==> flow/design.v <==
module reorder_buffer_controller #(
  parameter WIDTH       = 8,
  parameter DEPTH       = 8,
  parameter INDEX_WIDTH = $clog2(DEPTH)
) (
  input                    clock,
  input                    resetn,
  output logic             reserve_full,
  output logic             reserve_empty,
  output logic             data_full,
  output logic             data_empty,
  input                    reserve_enable,
  output [INDEX_WIDTH-1:0] reserve_index,
  input                    write_enable,
  input  [INDEX_WIDTH-1:0] write_index,
  input        [WIDTH-1:0] write_data,
  output logic             write_error,
  input                    read_enable,
  output       [WIDTH-1:0] read_data,
  output                   memory_clock,
  output logic             memory_write_enable,
  output [INDEX_WIDTH-1:0] memory_write_address,
  output       [WIDTH-1:0] memory_write_data,
  output logic             memory_read_enable,
  output [INDEX_WIDTH-1:0] memory_read_address,
  input        [WIDTH-1:0] memory_read_data
);
logic [DEPTH-1:0] reserved;
logic [DEPTH-1:0] reserved_next;
logic [DEPTH-1:0] valid;
logic [DEPTH-1:0] valid_next;
logic [INDEX_WIDTH:0] reserve_pointer;
logic [INDEX_WIDTH:0] reserve_pointer_next;
logic [INDEX_WIDTH:0] read_pointer;
logic [INDEX_WIDTH:0] read_pointer_next;
logic  reserve_full_next;
assign reserve_full_next =  reserve_pointer_next[INDEX_WIDTH-1:0] == read_pointer_next[INDEX_WIDTH-1:0]
                         && reserve_pointer_next[INDEX_WIDTH]     != read_pointer_next[INDEX_WIDTH];
logic  reserve_empty_next;
assign reserve_empty_next =  reserve_pointer_next[INDEX_WIDTH-1:0] == read_pointer_next[INDEX_WIDTH-1:0]
                          && reserve_pointer_next[INDEX_WIDTH]     == read_pointer_next[INDEX_WIDTH];
logic  data_full_next;
assign data_full_next = &valid_next;
logic  data_empty_next;
assign data_empty_next = ~|valid_next;
always_comb begin
  reserve_pointer_next = reserve_pointer;
  read_pointer_next    = read_pointer;
  reserved_next        = reserved;
  valid_next           = valid;
  if (reserve_enable) begin
    reserved_next [reserve_pointer[INDEX_WIDTH-1:0]] = 1'b1;
    reserve_pointer_next = reserve_pointer + 1;
  end
  if (write_enable) begin
    valid_next  [write_index] = 1'b1;
  end
  if (read_enable) begin
    valid_next    [read_pointer[INDEX_WIDTH-1:0]] = 1'b0;
    reserved_next [read_pointer[INDEX_WIDTH-1:0]] = 1'b0;
    read_pointer_next = read_pointer + 1;
  end
end
assign reserve_index = reserve_pointer[INDEX_WIDTH-1:0];
assign write_error = write_enable && (!reserved[write_index] || valid[write_index]);
always_ff @(posedge clock or negedge resetn) begin
  if (!resetn) begin
    reserve_full    <= 0;
    reserve_empty   <= 1;
    data_full       <= 0;
    data_empty      <= 1;
    reserve_pointer <= 0;
    read_pointer    <= 0;
    reserved        <= 0;
    valid           <= 0;
  end
  else begin
    reserve_full    <= reserve_full_next;
    reserve_empty   <= reserve_empty_next;
    data_full       <= data_full_next;
    data_empty      <= data_empty_next;
    reserve_pointer <= reserve_pointer_next;
    read_pointer    <= read_pointer_next;
    reserved        <= reserved_next;
    valid           <= valid_next;
  end
end
assign memory_clock         = clock;
assign memory_write_enable  = write_enable;
assign memory_write_address = write_index;
assign memory_write_data    = write_data;
assign memory_read_enable   = read_enable;
assign memory_read_address  = read_pointer[INDEX_WIDTH-1:0];
assign read_data            = memory_read_data;
endmodule
module valid_ready_reorder_buffer #(
  parameter WIDTH       = 8,
  parameter DEPTH       = 8,
  parameter INDEX_WIDTH = $clog2(DEPTH)
) (
  input                    clock,
  input                    resetn,
  output logic             reserve_full,
  output logic             reserve_empty,
  output logic             data_full,
  output logic             data_empty,
  input                    reserve_valid,
  output [INDEX_WIDTH-1:0] reserve_index,
  output                   reserve_ready,
  input                    write_valid,
  input  [INDEX_WIDTH-1:0] write_index,
  input        [WIDTH-1:0] write_data,
  output                   write_ready,
  output logic             write_error,
  output                   read_valid,
  output       [WIDTH-1:0] read_data,
  input                    read_ready
);
logic  reserve_enable;
logic    write_enable;
logic     read_enable;
assign reserve_enable = reserve_valid & reserve_ready;
assign   write_enable =   write_valid &   write_ready;
assign    read_enable =    read_valid &    read_ready;
assign reserve_ready = ~reserve_full;
assign   write_ready = 1'b1;   
assign    read_valid = ~data_empty;
logic                   memory_write_enable;
logic [INDEX_WIDTH-1:0] memory_write_address;
logic       [WIDTH-1:0] memory_write_data;
logic                   memory_read_enable;
logic [INDEX_WIDTH-1:0] memory_read_address;
logic       [WIDTH-1:0] memory_read_data;
reorder_buffer_controller #(
  .WIDTH ( WIDTH ),
  .DEPTH ( DEPTH )
) controller (
  .clock                ( clock                ),
  .resetn               ( resetn               ),
  .reserve_full         ( reserve_full         ),
  .reserve_empty        ( reserve_empty        ),
  .data_full            ( data_full            ),
  .data_empty           ( data_empty           ),
  .reserve_enable       ( reserve_enable       ),
  .reserve_index        ( reserve_index        ),
  .write_enable         ( write_enable         ),
  .write_index          ( write_index          ),
  .write_data           ( write_data           ),
  .write_error          ( write_error          ),
  .read_enable          ( read_enable          ),
  .read_data            ( read_data            ),
  .memory_clock         ( memory_clock         ),
  .memory_write_enable  ( memory_write_enable  ),
  .memory_write_address ( memory_write_address ),
  .memory_write_data    ( memory_write_data    ),
  .memory_read_enable   ( memory_read_enable   ),
  .memory_read_address  ( memory_read_address  ),
  .memory_read_data     ( memory_read_data     )
);
simple_dual_port_ram #(
  .WIDTH           ( WIDTH ),
  .DEPTH           ( DEPTH ),
  .SEQUENTIAL_READ ( 0     )
) memory (
  .clock         ( memory_clock         ),
  .write_enable  ( memory_write_enable  ),
  .write_address ( memory_write_address ),
  .write_data    ( memory_write_data    ),
  .read_enable   ( memory_read_enable   ),
  .read_address  ( memory_read_address  ),
  .read_data     ( memory_read_data     )
);
endmodule
module simple_dual_port_ram #(
  parameter WIDTH = 8,
  parameter DEPTH = 16,
  parameter WRITE_THROUGH    = 0,
  parameter SEQUENTIAL_READ  = 1,
  parameter READ_RETURN_TO_X = 0,
  parameter ADDRESS_WIDTH    = (            
   ((DEPTH) <=          2) ?  1 : 
   ((DEPTH) <=          4) ?  2 : 
   ((DEPTH) <=          8) ?  3 : 
   ((DEPTH) <=         16) ?  4 : 
   ((DEPTH) <=         32) ?  5 : 
   ((DEPTH) <=         64) ?  6 : 
   ((DEPTH) <=        128) ?  7 : 
   ((DEPTH) <=        256) ?  8 : 
   ((DEPTH) <=        512) ?  9 : 
   ((DEPTH) <=       1024) ? 10 : 
   ((DEPTH) <=       2048) ? 11 : 
   ((DEPTH) <=       4096) ? 12 : 
   ((DEPTH) <=       8192) ? 13 : 
   ((DEPTH) <=      16384) ? 14 : 
   ((DEPTH) <=      32768) ? 15 : 
   ((DEPTH) <=      65536) ? 16 : 
   ((DEPTH) <=     131072) ? 17 : 
   ((DEPTH) <=     262144) ? 18 : 
   ((DEPTH) <=     524288) ? 19 : 
   ((DEPTH) <=    1048576) ? 20 : 
   ((DEPTH) <=    2097152) ? 21 : 
   ((DEPTH) <=    4194304) ? 22 : 
   ((DEPTH) <=    8388608) ? 23 : 
   ((DEPTH) <=   16777216) ? 24 : 
   ((DEPTH) <=   33554432) ? 25 : 
   ((DEPTH) <=   67108864) ? 26 : 
   ((DEPTH) <=  134217728) ? 27 : 
   ((DEPTH) <=  268435456) ? 28 : 
   ((DEPTH) <=  536870912) ? 29 : 
   ((DEPTH) <= 1073741824) ? 30 : 
   ((DEPTH) <= 2147483648) ? 31 : 
   -1)
) (
  input                     clock,
  input                     write_enable,
  input [ADDRESS_WIDTH-1:0] write_address,
  input         [WIDTH-1:0] write_data,
  input                     read_enable,
  input [ADDRESS_WIDTH-1:0] read_address,
  output        [WIDTH-1:0] read_data
);
reg [WIDTH-1:0] memory [DEPTH-1:0];
always @(posedge clock) begin
  if (write_enable) memory[write_address] <= write_data;
end
wire same_address = write_address == read_address;
if (SEQUENTIAL_READ) begin
  reg [WIDTH-1:0] registered_read_data;
  always @(posedge clock) begin
    if (read_enable) begin
      if (WRITE_THROUGH && write_enable && same_address) begin
        registered_read_data <= write_data;
      end else begin
        registered_read_data <= memory[read_address];
      end
    end else if (READ_RETURN_TO_X) begin
      registered_read_data <= 'x;
    end
  end
  assign read_data = registered_read_data;
end
else begin
  assign read_data = (WRITE_THROUGH && write_enable && same_address) ? write_data : memory[read_address];
end
endmodule
======== Reports on valid_ready_reorder_buffer ========
Tool output for the design above, in the order of the flow.
Line numbers count from 1 in the design file above.
Operators: Yosys type, input widths -> output width; for muxes data width and select width s.
Library cell names are shortened.
A cell with -- has no value.
set-up
  top module .............................. valid_ready_reorder_buffer
  clock port .............................. clock
  standard-cell library ................... sky130hd
  library corner .......................... tt_025C_1v80

======== After elaboration ========
Yosys after proc, flatten, opt, wreduce and memory -nomap, before mapping. Enables and synchronous resets that opt folds into registers are not counted as muxes. Memory bits, and registers merged into a memory's read port (data or address), are not among the register bits. Print and check cells are not counted. Equal cells are merged and count once.
Yosys's memory passes give these memory sizes; they may raise the number of words (mostly to a power of two), join words into wider ones and drop unused or constant bits.
operators by class
  add/subtract/negate cells ............... 5
  $mul .................................... 0
  div/mod/pow operators ................... 0
  $lt $le $gt $ge ......................... 0
  eq/ne operators ......................... 4
  shifts and indexed selects .............. 6
  multiplexer cells ....................... 10
  bitwise gates (word level) .............. 15
  reductions and logical operators ........ 10
operators by type and width
  kind                        count
  $mux 8                      6
  $shift 1x4->8 const A       4
  $logic_and 32x1->1 const A  1
  $and 8x8->8                 4
  $or 8x8->8                  4
  $not 8->8                   3
  $shiftx 8x3->1              2
  $neg 3->4                   3
  $add 4x1->4 const B         2
  $reduce_and 8->1            1
  $reduce_or 8->1             1
  $mux 4                      2
  $eq 3x3->1                  2
  $logic_and 1x1->1           4
  $mux 3                      1
  $and 1x1->1                 2
  $not 1->1                   2
  $logic_not 1->1             2
  $eq 1x1->1                  1
  $ne 1x1->1                  1
  $logic_or 1x1->1            1
  $mux 1                      1
storage and ports
  register bits after elaboration ......... 28
  bits in latches ......................... 0
  memory bits (writable) .................. 64
  bits in read-only memories .............. 0
  clocked read ports x word width ......... 0
  memories kept ........................... 1
  word-level cells ........................ 59
memories
  name           depth  width  read ports  wr ports  RTL line  RTL
  memory.memory  8      8      1           1         222       reg [WIDTH-1:0] memory [DEPTH-1:0];

======== Depth ========
Depth = most cells in a row (Yosys ltp): at word level without a register or memory, in the mapped netlist without a sequential cell, where the memories' decode and read muxes count.
depth
  depth in word-level cells ............... 11
  ABC_AREA ................................ 1
  mapped depth ............................ 14
  gate-level depth less buffers ........... 12

======== After synthesis ========
Source: synth_stat.txt of the flow (Yosys; design flattened, memories mapped). It holds for the ABC_AREA given above (unset counts as 0); a run with the other value may have another netlist.
cell types
  cell      count
  edfxtp_1  64
  dfrtp_1   26
  nand2_1   116
  nor2_1    77
  o21ai_0   47
  inv_1     53
  ha_1      13
  nand3_1   14
  o211ai_1  9
  dfstp_2   2
  nor2_4    4
  buf_2     8
  buf_4     5
  nor3_1    7
  buf_6     3
  nand2_4   3
  nand2_2   5
  a21oi_1   6
Other cell types: 14; their cells: 27.
mapped netlist
  cell count .............................. 489
  chip area (Yosys) ....................... 4569.4 µm²
  sequential area ......................... 2625.0 µm²
  mapped flip-flops ....................... 92

======== Worst setup path after synthesis ========
Source: OpenSTA report_checks on the synthesized netlist (no wires, ideal clock, input and output delay 20% of the period each), path of least setup slack; recovery checks are left aside. Register names are those of the netlist, which keeps one name where synthesis merged equal registers.
timing path after synthesis
  path kind ............................... register to register
  from .................................... register controller.read_pointer[0]
  to ...................................... register controller.data_empty
  period .................................. 2.42 ns
  library setup time ...................... 0.067 ns
  arrival time ............................ 1.754 ns
  required time ........................... 2.353 ns
  setup slack ............................. 0.599 ns
  path delay .............................. 1.821 ns
  stages .................................. 15
  buffers on the path ..................... 2
  period reached after synthesis .......... 1.821 ns
"path delay" = arrival - input delay + setup time.
"stages" counts driving pins, that of a launching flip-flop among them; a cell with two outputs on the path counts twice.
"period reached after synthesis" = period - worst setup slack (recovery checks aside). The figure is calculated, with input and output delays left at 20% of the set period.
on the way, after synthesis
  path through ............................ dfrtp_1 > buf_6 > clkinv_4 > clkbuf_1 > ha_1 > inv_1 > nand2_4 > nand2_4 > nor2_4 > nand2_1 > nand2_1 > nand2_1 > inv_1 > nand2_1 > nor2_1
ends and longest elaborated chain, after synthesis
  what           RTL line  RTL
  from (decl)    34        logic [INDEX_WIDTH:0] read_pointer;
  from (assign)  73        read_pointer    <= 0;
  from (assign)  83        read_pointer    <= read_pointer_next;
  to (assign)    71        data_empty      <= 1;
  to (assign)    81        data_empty      <= data_empty_next;
  to (decl)      11        output logic             data_empty,
Chain of elaborated cells between the ends: none given.

======== Worst path after layout ========
From the final timing report of flow run 1: the path of least setup slack in the routed layout; clock arrival at registers is part of the times.
timing path post-layout
  path kind ............................... register to output
  from .................................... register controller.read_pointer[0]
  to ...................................... output read_data[7]
  period .................................. 1.79 ns
  output delay ............................ 0.36 ns
  arrival time ............................ 1.84 ns
  required time ........................... 1.43 ns
  setup slack ............................. -0.41 ns
  stages .................................. 8
  buffers on the path ..................... 3
The rows between start and end are the longest chain of elaborated cells between them; the timing report does not say that the signal goes this way. Where chains are equally long, one stands for them.
Each line given opens the expression or statement behind the cell; cells for indexed reads and writes are added by Yosys, which also makes memories of some case tables.
on the way, post-layout
  path through ............................ dfrtp_1 > buf_8 > buf_12 > nor2_1 > nor3_1 > o21ai_1 > o211ai_1 > buf_2
  cells in the longest elaborated chain ... 3
ends and longest elaborated chain, post-layout
  what               RTL line  RTL
  from (decl)        34        logic [INDEX_WIDTH:0] read_pointer;
  from (assign)      73        read_pointer    <= 0;
  from (assign)      83        read_pointer    <= read_pointer_next;
  $eq 3x3->1         226       wire same_address = write_address == read_address;
  $logic_and 1x1->1  243       assign read_data = (WRITE_THROUGH && write_enable && same_address) ? write_data : memory[read_address];
  $mux 8             243
  to (decl)          116       output       [WIDTH-1:0] read_data,

valid_ready_reorder_buffer through Yosys and OpenROAD on sky130hd: 2 stored runs, unordered, with their settings and measured results. The constraints put input and output delay at 20% of the set period each and load the outputs with 0.01 pF.
"period achieved" = clock period - worst setup slack. The figure is calculated, with input and output delays left at 20% of the set period.
"critical path time" means the part of the period allowed to the worst setup path (the constraints hold back 20% at inputs and 20% at outputs) less its slack; where the path has registers, the arrival times of their clocks count too.
"power consumption" rests on the timing tool's default activity at the inputs, not on a simulated workload.

======== flow run 1 ========
==> flow/run.sh <==
#!/bin/bash
# the make line also repeats the synthesis and layout settings of config.mk as NAME=value (left out here)
make -C /OpenROAD-flow-scripts/flow DESIGN_CONFIG=/design/flow/config.mk WORK_HOME=/design/flow/orfs CLKGATE_MAP_FILE= finish
==> flow/config.mk <==
export PLATFORM = sky130hd
export DESIGN_NAME = valid_ready_reorder_buffer
export DESIGN_NICKNAME = valid_ready_reorder_buffer
export VERILOG_FILES = /design/flow/design.v
export SDC_FILE = /design/flow/constraint.sdc
export NUM_CORES = 4
export LEC_CHECK = 0
export ABC_AREA = 1
export CAP_MARGIN = 20
export CELL_PAD_IN_SITES_DETAIL_PLACEMENT = 1
export CELL_PAD_IN_SITES_GLOBAL_PLACEMENT = 0
export CORE_ASPECT_RATIO = 0.72
export CORE_MARGIN = 2
export CORE_UTILIZATION = 47
export CTS_CLUSTER_SIZE = 34
export GPL_ROUTABILITY_DRIVEN = 1
export GPL_TIMING_DRIVEN = 1
export PLACE_DENSITY_LB_ADDON = 0.05
export SETUP_SLACK_MARGIN = 0.45
export SLEW_MARGIN = 20
==> flow/constraint.sdc <==
create_clock -name core_clock -period 1.79 [get_ports {clock}]
set_input_delay 0.3580 -clock core_clock [delete_from_list [all_inputs] [get_ports {clock}]]
set_output_delay 0.3580 -clock core_clock [all_outputs]
set_load 0.01 [all_outputs]

-------- measured, flow run 1 --------
  critical path time ...................... 1.84 ns
  kind of the worst setup path ............ register to output
  chip area after synthesis (Yosys) ....... 4569.4 µm²
  total die area .......................... 10537.3 µm²
  power consumption ....................... 9848 uW
  post-layout utilization ................. 68.7 %
  period achieved ......................... 2.202 ns
  final setup TNS ......................... -3.220 ns
  worst setup slack after layout .......... -0.412 ns

======== flow run 2 ========
==> flow/run.sh <==
#!/bin/bash
# the make line also repeats the synthesis and layout settings of config.mk as NAME=value (left out here)
make -C /OpenROAD-flow-scripts/flow DESIGN_CONFIG=/design/flow/config.mk WORK_HOME=/design/flow/orfs CLKGATE_MAP_FILE= finish
==> flow/config.mk <==
export PLATFORM = sky130hd
export DESIGN_NAME = valid_ready_reorder_buffer
export DESIGN_NICKNAME = valid_ready_reorder_buffer
export VERILOG_FILES = /design/flow/design.v
export SDC_FILE = /design/flow/constraint.sdc
export NUM_CORES = 4
export LEC_CHECK = 0
export CAP_MARGIN = 20
export CORE_MARGIN = 2
export CORE_UTILIZATION = 65
export SLEW_MARGIN = 20
==> flow/constraint.sdc <==
create_clock -name core_clock -period 2.52 [get_ports {clock}]
set_input_delay 0.5040 -clock core_clock [delete_from_list [all_inputs] [get_ports {clock}]]
set_output_delay 0.5040 -clock core_clock [all_outputs]
set_load 0.01 [all_outputs]

-------- measured, flow run 2 --------
  total die area .......................... 7038.4 µm²
  final setup TNS ......................... 0.000 ns
  post-layout utilization ................. 78.8 %
  chip area after synthesis (Yosys) ....... 4149.0 µm²
  period achieved ......................... 2.453 ns
  critical path time ...................... 1.45 ns
  kind of the worst setup path ............ input to output
  power consumption ....................... 5148 uW
  worst setup slack after layout .......... 0.067 ns
